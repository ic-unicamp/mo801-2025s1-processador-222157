==> flow/design.v <==
module regfile(  
    input clk,  
    input we,  
    input [4:0] rs1,  
    input [4:0] rs2,  
    input [4:0] rd,  
    input [31:0] wd,  
    output reg [31:0] rd1,  
    output reg [31:0] rd2  
);
reg [31:0] registers [31:1];  
always @(posedge clk) begin
    if(we == 1 && rd != 0) begin
        registers[rd] = wd;
    end
    rd1 = (rs1 == 0) ? 32'b0 : registers[rs1];
    rd2 = (rs2 == 0) ? 32'b0 : registers[rs2];
end
endmodule
## Reports on regfile

Tool output for the design above, in the order of the flow.
Line numbers count from 1 in the design file above.
Library cell names are shortened.
A cell with n/a has no value.

| design | value |
|---|---|
| top | regfile |
| clock input | clk |
| cell library | sky130hd |
| timing corner | tt_025C_1v80 |

## Word level

Source: Yosys, flattened and elaborated. Widths are those after wreduce; folded enables and synchronous resets count as part of the registers. Registers that Yosys merges into a memory's read port (data or address) are not register bits. Print and check cells do not count. Equal cells are merged and count once.

| storage and ports | value |
|---|---|
| input port bits | 49 |
| output and inout port bits | 64 |
| bits in registers | 1,056 |

| cells by class | value |
|---|---|
| multiplexer cells | 64 |
| reductions and logical operators | 36 |
| eq/ne operators | 93 |

Operator list:

| operator | number |
|---|---|
| 32-bit parallel mux with 31-bit select | 2 |
| 32-bit parallel mux with 2-bit select | 31 |
| 32-bit 2-to-1 mux | 31 |
| 31-bit OR reduction | 31 |
| 5-bit equality test with constant B | 48 |
| 5-bit by 4-bit equality test with 1-bit output with constant B | 24 |
| 5-bit by 3-bit equality test with 1-bit output with constant B | 12 |
| 5-bit by 2-bit equality test with 1-bit output with constant B | 6 |
| 5-bit by 1-bit equality test with 1-bit output with constant B | 3 |
| 5-bit logical NOT | 3 |
| 5-bit nonzero test | 1 |
| 1-bit logical AND | 1 |

## Depth

Yosys ltp: most cells in a row. Word level: on the elaborated netlist, between registers, memories and ports. Mapped: between sequential cells and ports; inverters and the memories' decode and read muxes count.

| logic depth | value |
|---|---|
| depth after elaboration | 5 |
| ABC_AREA | 0 |
| gate-level depth with buffers | 12 |
| gate-level depth less buffers | 7 |

## Synthesis result

The flow's flattened synthesis, as Yosys stat reports it; memories are mapped. The netlist is that of the ABC_AREA named above (0 if unset); the other value can give another one.

Cell types:

| type | number | area in all (um^2) |
|---|---|---|
| dfxtp_1 | 1,056 | 2.11E+04 |
| mux2i_1 | 618 | 6.19E+03 |
| o22ai_1 | 556 | 3.48E+03 |
| inv_1 | 668 | 2.51E+03 |
| mux2_2 | 155 | 1.75E+03 |
| nand2_1 | 453 | 1.7E+03 |
| clkbuf_1 | 296 | 1.11E+03 |
| o21ai_0 | 218 | 1.09E+03 |
| a21oi_1 | 169 | 845.811 |
| nor4_1 | 135 | 844.56 |
| nor2_1 | 175 | 656.88 |
| buf_2 | 93 | 465.446 |
| a22oi_1 | 61 | 457.939 |
| a221oi_1 | 51 | 446.678 |
| a31oi_1 | 68 | 425.408 |
| a221o_1 | 34 | 340.326 |
| a32oi_1 | 38 | 332.819 |
| o2bb2ai_1 | 38 | 332.819 |

Not listed: further types 62, cells in them 612.

| mapped netlist | value |
|---|---|
| sequential area | 21,140.3 um^2 |
| mapped flip-flops | 1,056 |
| synthesis area | 48,570.3 um^2 |
| cells in the netlist | 5,494 |

## Timing after synthesis

Source: OpenSTA report_checks on the synthesized netlist (no wires, ideal clock, input and output delay 20% of the period each), path of least setup slack; recovery checks are left aside. Register names are those of the netlist, which keeps one name where synthesis merged equal registers.

| path post-synthesis | value |
|---|---|
| kind | in2reg |
| start | input rd[4] |
| end | register rd1[5] |
| driving pins on the path | 10 |
| path delay | 2,179 ps |
| data arrival time | 2,605 ps |
| path slack | 77 ps |
| clock period | 2,820 ps |
| data required time | 2,682 ps |
| path buffers | 4 |
| synthesis period reached | 2,743 ps |

"path delay" = arrival - input delay + setup time.
"driving pins on the path" counts driving pins, that of a launching flip-flop among them; a cell with two outputs on the path counts twice.
"synthesis period reached" is the clock period less the worst setup slack; recovery checks do not enter. This is arithmetic on one report: input and output delays are still those of the set period (20% each).
The rows between start and end are the longest chain of elaborated cells between them; the timing report does not say that the signal goes this way. Where chains are equally long, one stands for them.
Each line given opens the expression or statement behind the cell; cells for indexed reads and writes are added by Yosys, which also makes memories of some case tables.

| between the ends, post-synthesis | value |
|---|---|
| cell sequence | buf_2 > and4bb_2 > buf_4 > nand2_2 > buf_2 > buf_4 > mux2i_1 > o221ai_1 > nor4_1 > a31oi_1 |
| cells in the longest elaborated chain | 5 |

Ends and longest elaborated chain, post-synthesis:

| what | RTL line | source |
|---|---|---|
| from (decl) | 6 | `input [4:0] rd,` |
| 5-bit equality test | 14 | `registers[rd] = wd;` |
| 31-bit OR reduction | n/a |  |
| 32-bit parallel mux with 2-bit select | 14 |  |
| 32-bit 2-to-1 mux | 13 | `if(we == 1 && rd != 0) begin` |
| 32-bit parallel mux with 31-bit select | 16 | `rd1 = (rs1 == 0) ? 32'b0 : registers[rs1];` |
| to (assign) | 16 |  |
| to (decl) | 8 | `output reg [31:0] rd1,` |

## Path in the finished layout

From the final timing report of run 1: the path of least setup slack in the routed layout; clock arrival at registers is part of the times.
The path's times are printed in steps of 10 ps; the period is the one set.

| path post-layout | value |
|---|---|
| kind | in2reg |
| start | input wd[0] |
| end | register rd2[0] |
| data arrival time | 3,630 ps |
| driving pins on the path | 9 |
| path buffers | 3 |
| data required time | 3,390 ps |
| path slack | -240 ps |
| clock period | 2,750 ps |

The rows between start and end are the longest chain of elaborated cells between them; the timing report does not say that the signal goes this way. Where chains are equally long, one stands for them.

| between the ends, post-layout | value |
|---|---|
| cell sequence | clkbuf_4 > clkinvlp_4 > buf_12 > clkbuf_4 > o21ai_4 > a32oi_4 > nand4_1 > nor4_4 > a41oi_2 |
| cells in the longest elaborated chain | 3 |

Ends and longest elaborated chain, post-layout:

| what | RTL line | source |
|---|---|---|
| from (decl) | 7 | `input [31:0] wd,` |
| 32-bit parallel mux with 2-bit select | 14 | `registers[rd] = wd;` |
| 32-bit 2-to-1 mux | 13 | `if(we == 1 && rd != 0) begin` |
| 32-bit parallel mux with 31-bit select | 17 | `rd2 = (rs2 == 0) ? 32'b0 : registers[rs2];` |
| to (assign) | 17 |  |
| to (decl) | 9 | `output reg [31:0] rd2` |

Appendix: measured runs

Below are 2 stored runs of the flow (Yosys, OpenROAD; platform sky130hd) on regfile, each with its settings and what was measured, unordered. Constraints: input delay and output delay 20% of the set period each, output load 0.01 pF.
"period reached" means the clock period less the worst setup slack. The figure is calculated, with input and output delays left at 20% of the set period.
"time on the worst setup path" = time allowed to the worst setup path (clock period - input delay - output delay, where it has them) - its slack; a late launch clock adds to it, a late capture clock takes from it.
"total power after layout" rests on the timing tool's default activity at the inputs, not on a simulated workload.
"time on the worst setup path" is given in steps of 10 ps.
A setting shown as - is not set for that run.

| setting or result | run 1 | run 2 |
|---|---|---|
| period_ns | 2.75 | 3.53 |
| CORE_UTILIZATION | 25 | 40 |
| SETUP_SLACK_MARGIN | 0.32 | - |
| PLACE_DENSITY_LB_ADDON | 0.05 | - |
| HOLD_SLACK_MARGIN | 0.14 | - |
| TNS_END_PERCENT | 70 | - |
| ABC_AREA | 0 | - |
| GPL_TIMING_DRIVEN | 0 | - |
| GPL_ROUTABILITY_DRIVEN | 1 | - |
| CTS_CLUSTER_DIAMETER | 214 | - |
| CAP_MARGIN | 35 | 20 |
| SLEW_MARGIN | 30 | 20 |
| MAX_ROUTING_LAYER | met5 | - |
| CORE_MARGIN | 2 | 2 |
| total negative slack on setup checks (ps) | -425 | -484 |
| worst setup slack after layout (ps) | -239 | -91 |
| standard-cell area after routing (um^2) | 76,126.8 | 70,126.0 |
| total die area (um^2) | 197,825.0 | 124,228.0 |
| utilization of the finished layout | 0.395 | 0.584 |
| total power after layout (mW) | 51.087 | 37.422 |
| lowest hold slack (ps) | 207 | 351 |
| cell area after synthesis (um^2) | 48,570.3 | 48,570.3 |
| time on the worst setup path (ps) | 2,440 | 2,910 |
| type of the worst setup path | in2reg | in2reg |
| period reached (ps) | 2,989 | 3,621 |
